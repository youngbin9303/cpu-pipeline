==> flow/design.v <==
package rv32i_types;
typedef enum bit [6:0] {
    op_lui   = 7'b0110111,  
    op_auipc = 7'b0010111,  
    op_jal   = 7'b1101111,  
    op_jalr  = 7'b1100111,  
    op_br    = 7'b1100011,  
    op_load  = 7'b0000011,  
    op_store = 7'b0100011,  
    op_imm   = 7'b0010011,  
    op_reg   = 7'b0110011,  
    op_csr   = 7'b1110011   
} rv32i_opcode;
typedef enum bit [2:0] {
    beq  = 3'b000,
    bne  = 3'b001,
    blt  = 3'b100,
    bge  = 3'b101,
    bltu = 3'b110,
    bgeu = 3'b111
} branch_funct3_t;
typedef enum bit [2:0] {
    lb  = 3'b000,
    lh  = 3'b001,
    lw  = 3'b010,
    lbu = 3'b100,
    lhu = 3'b101
} load_funct3_t;
typedef enum bit [2:0] {
    sb = 3'b000,
    sh = 3'b001,
    sw = 3'b010
} store_funct3_t;
typedef enum bit [2:0] {
    alu_add = 3'b000,
    alu_sll = 3'b001,
    alu_sra = 3'b010,
    alu_sub = 3'b011,
    alu_xor = 3'b100,
    alu_srl = 3'b101,
    alu_or  = 3'b110,
    alu_and = 3'b111
} alu_ops;
typedef struct packed {
	rv32i_opcode opcode;
	logic load_regfile;
	logic alu_input1_mux_sel;
	logic cmp_mux_sel;
	branch_funct3_t cmpop;
	load_funct3_t ldr_op;
	store_funct3_t str_op;
	logic [2:0] alu_input2_mux_sel;
	logic [1:0] regfile_mux_sel;
	logic d_cache_read;
	logic d_cache_write;
	logic jump;
	logic branch;
	alu_ops aluop;
	logic mem_read;
	logic mem_write;
} rv32i_control_word;
typedef logic [31:0] rv32i_word;
typedef logic [4:0] rv32i_reg;
typedef logic [3:0] rv32i_mem_wmask;
endpackage : rv32i_types
module L2_array #(parameter width = 256)
(
    input clk,
    input write,
    input [3:0] index,
    input [width-1:0] datain,
    output logic [width-1:0] dataout
);
logic [width-1:0] data [15:0]  ;
initial
begin
    for (int i = 0; i < $size(data); i++)
    begin
        data[i] = 1'b0;
    end
end
always_ff @(posedge clk)
begin
    if (write == 1)
    begin
        data[index] = datain;
    end
end
assign dataout = data[index];
endmodule : L2_array
# Tool chain data of L2_array
# The steps from the RTL of L2_array to its reports follow in flow order.
# Line numbers count from 1 in the design file above.
# Not given: n/a
# setup
design,L2_array
clock,clk
cell_library,sky130hd
lib_corner,tt_025C_1v80

# Word-level counts
# Source: Yosys, flattened and elaborated, memories not mapped. Widths are those after wreduce; folded enables and synchronous resets count as part of the registers. Registers that Yosys merges into a memory's read port (data or address) are not register bits. Print and check cells do not count. Equal cells are merged and count once.
# Memory sizes are those after Yosys's memory passes, which may raise the word count (mostly to a power of two), join words into wider ones and drop unused or constant bits.
# bits
rom_bits,0
mem_count,1
mem_bits_rw,4096
latchBits,0
output_inout_bits,256
word_cells,4
reg_bits,0
clocked_rd_ports_x_width,0
inputBits,262
# classes
add_sub_neg,0
div_mod_pow,0
cmp,0
equal,0
mux,3
n_reduce_logical,0
shift,0
multipliers,0
n_logic,0
# mem_list
memory,size,width,rd,write_ports,line_no,source
data,16,256,1,1,74,logic [width-1:0] data [15:0]  ;
# op_table
cell,n
2-to-1 mux 256 bit,1
2-to-1 mux 4 bit,1
2-to-1 mux 1 bit,1

# Depth
# Yosys ltp: most cells in a row. Word level: on the elaborated netlist, between registers, memories and ports. Mapped: between sequential cells and ports; inverters and the memories' decode and read muxes count.
# logic_depth
ltp_word,1
ABC_AREA,0
mapped_depth,7
depth_no_buf,3

# After synthesis
# The flow's flattened synthesis, as Yosys stat reports it; memories are mapped. The netlist is that of the ABC_AREA named above (0 if unset); the other value can give another one.
# mapped
mapped_area_mm2,0.1527415
n_buf,345
ff_cells,4096
mapped_cells,6260
# by_type
cell,n,area_total_um2
sky130_fd_sc_hd__edfxtp_1,4096,1.23E+05
sky130_fd_sc_hd__mux4_2,1024,2.31E+04
sky130_fd_sc_hd__a22oi_1,512,3.84E+03
sky130_fd_sc_hd__nand2_1,257,964.675
sky130_fd_sc_hd__clkbuf_1,194,728.198
sky130_fd_sc_hd__buf_6,36,405.389
sky130_fd_sc_hd__buf_2,53,265.254
sky130_fd_sc_hd__buf_4,30,225.216
sky130_fd_sc_hd__buf_1,32,120.115
sky130_fd_sc_hd__nor2_1,13,48.797
sky130_fd_sc_hd__nor3_1,4,20.019
sky130_fd_sc_hd__nand3b_1,2,15.014
sky130_fd_sc_hd__nand2b_1,2,12.512
sky130_fd_sc_hd__nor2b_1,2,12.512
sky130_fd_sc_hd__or3b_2,1,8.758
sky130_fd_sc_hd__and2_1,1,6.256
sky130_fd_sc_hd__nand3_1,1,5.005

# Timing after synthesis
# OpenSTA on the mapped netlist: ideal clock, no wires. The path of least setup slack (recovery checks aside). Input and output delay are each 20% of the period. Register names are those of the netlist, which keeps one name where synthesis merged equal registers.
# synth_timing
kind,input port to flip-flop
start,in index[0]
end,mem data[0][0]
arrival_ps,22734
setup_time_ps,1187
slack_ps,80
clock_period_ps,24000
path_delay_ps,19121
n_path_buf,4
input_delay_ps,4800
stages,5
period_less_setup_slack_ps,23920
# "path_delay_ps" = arrival - input delay + setup time.
# "stages": output pins that drive a net of the path, with the launching flip-flop's if there is one; two outputs of one cell count as two.
# "period_less_setup_slack_ps" is the clock period less the worst setup slack; recovery checks do not enter. This is arithmetic on one report: input and output delays are still those of the set period (20% each).
# Between the ends stands the longest chain of elaborated cells between them, by number of cells; it is not shown to be the way that was timed. Of several equally long chains one is given.
# A line is the first line of the expression or statement that the cell stems from. Yosys adds cells for indexed reads and writes and turns some case tables into memories.
# synth_between
path_cell_list,sky130_fd_sc_hd__buf_2 sky130_fd_sc_hd__buf_6 sky130_fd_sc_hd__buf_6 sky130_fd_sc_hd__buf_2 sky130_fd_sc_hd__nor3_1
elab_chain_len,1
cells_between,1
# synth_lines
item,line_no,source
from (decl),70,"input [3:0] index,"
2-to-1 mux 4 bit,84,if (write == 1)
to (decl),74,logic [width-1:0] data [15:0]  ;

# Path in the finished layout
# Path of least setup slack in the final report of flow run 1 (OpenROAD, finished layout, wires in). Where an end is a register, its clock arrival counts in the times.
# The report prints the path's times to 10 ps; the period is as set.
# layout_timing
kind,input port to output port
start,in index[3]
end,out dataout[131]
stages,7
output_delay_ps,3520
clock_period_ps,17600
n_path_buf,4
arrival_ps,7830
slack_ps,6250
input_delay_ps,3520
# Between the ends stands the longest chain of elaborated cells between them, by number of cells; it is not shown to be the way that was timed. Of several equally long chains one is given.
# A memory read counts as a cell of the chain, while the word-level depth stops at memories.
# layout_between
path_cell_list,sky130_fd_sc_hd__clkdlybuf4s50_1 sky130_fd_sc_hd__nor2b_4 sky130_fd_sc_hd__buf_4 sky130_fd_sc_hd__buf_4 sky130_fd_sc_hd__a22oi_1 sky130_fd_sc_hd__nand2_1 sky130_fd_sc_hd__clkdlybuf4s50_1
elab_chain_len,1
cells_between,1
# layout_lines
item,line_no,source
from (decl),70,"input [3:0] index,"
memory read (16 x 256 bit),74,logic [width-1:0] data [15:0]  ;
to (decl),72,output logic [width-1:0] dataout

Flow measurements of L2_array on sky130hd: 2 stored runs with different settings, listed in no order. Input and output delays are each 20% of the period that was set; the output load is 0.01 pF.
"achieved_period_ps" = clock period - worst setup slack. The figure is calculated, with input and output delays left at 20% of the set period.
By "critical_path_time_ps" is meant the share of the clock period that the worst setup path is allowed (20% is reserved at inputs, 20% at outputs), minus its slack. Clock arrival times at its registers enter into it.
"total_power_uw": no workload was simulated; the value follows from the tool's default switching activity.
"critical_path_time_ps" is known to 10 ps.

Flow run 1, flow files:
==> flow/run.sh <==
#!/bin/bash
# the make line also repeats the synthesis and layout settings of config.mk as NAME=value (left out here)
make -C /OpenROAD-flow-scripts/flow DESIGN_CONFIG=/design/flow/config.mk WORK_HOME=/design/flow/orfs CLKGATE_MAP_FILE= finish
==> flow/config.mk <==
export PLATFORM = sky130hd
export DESIGN_NAME = L2_array
export DESIGN_NICKNAME = L2_array
export VERILOG_FILES = /design/flow/design.v
export SDC_FILE = /design/flow/constraint.sdc
export NUM_CORES = 4
export LEC_CHECK = 0
export CAP_MARGIN = 20
export CORE_MARGIN = 2
export CORE_UTILIZATION = 40
export SLEW_MARGIN = 20
==> flow/constraint.sdc <==
create_clock -name core_clock -period 17.6 [get_ports {clk}]
set_input_delay 3.5200 -clock core_clock [delete_from_list [all_inputs] [get_ports {clk}]]
set_output_delay 3.5200 -clock core_clock [all_outputs]
set_load 0.01 [all_outputs]

==> results of flow run 1, as CSV <==
result,value
yosys.chip_area_mm2,0.1527415
design.die.area_mm2,0.386816
finish.stdcell_area_mm2,0.17765
util_pct,46.8
fin_ws_ps,6249
tns_ps,0
final_hold_ws_ps,3433
total_power_uw,20818
achieved_period_ps,11351
critical_path_time_ps,4310
timing.worst_path_kind,"input port to output port"

Flow run 2, flow files:
==> flow/run.sh <==
#!/bin/bash
# the make line also repeats the synthesis and layout settings of config.mk as NAME=value (left out here)
make -C /OpenROAD-flow-scripts/flow DESIGN_CONFIG=/design/flow/config.mk WORK_HOME=/design/flow/orfs CLKGATE_MAP_FILE= finish
==> flow/config.mk <==
export PLATFORM = sky130hd
export DESIGN_NAME = L2_array
export DESIGN_NICKNAME = L2_array
export VERILOG_FILES = /design/flow/design.v
export SDC_FILE = /design/flow/constraint.sdc
export NUM_CORES = 4
export LEC_CHECK = 0
export ABC_AREA = 1
export CAP_MARGIN = 5
export CORE_ASPECT_RATIO = 0.92
export CORE_MARGIN = 2
export CORE_UTILIZATION = 45
export CTS_CLUSTER_DIAMETER = 206
export CTS_CLUSTER_SIZE = 88
export GPL_TIMING_DRIVEN = 1
export MAX_ROUTING_LAYER = met4
export SETUP_SLACK_MARGIN = 2.99
export SLEW_MARGIN = 20
==> flow/constraint.sdc <==
create_clock -name core_clock -period 15.9 [get_ports {clk}]
set_input_delay 3.1800 -clock core_clock [delete_from_list [all_inputs] [get_ports {clk}]]
set_output_delay 3.1800 -clock core_clock [all_outputs]
set_load 0.01 [all_outputs]

==> results of flow run 2, as CSV <==
result,value
yosys.chip_area_mm2,0.1704447
design.die.area_mm2,0.38371
finish.stdcell_area_mm2,0.181333
util_pct,48.1
fin_ws_ps,5142
tns_ps,0
final_hold_ws_ps,3123
total_power_uw,17223
achieved_period_ps,10758
critical_path_time_ps,4400
timing.worst_path_kind,"input port to output port"
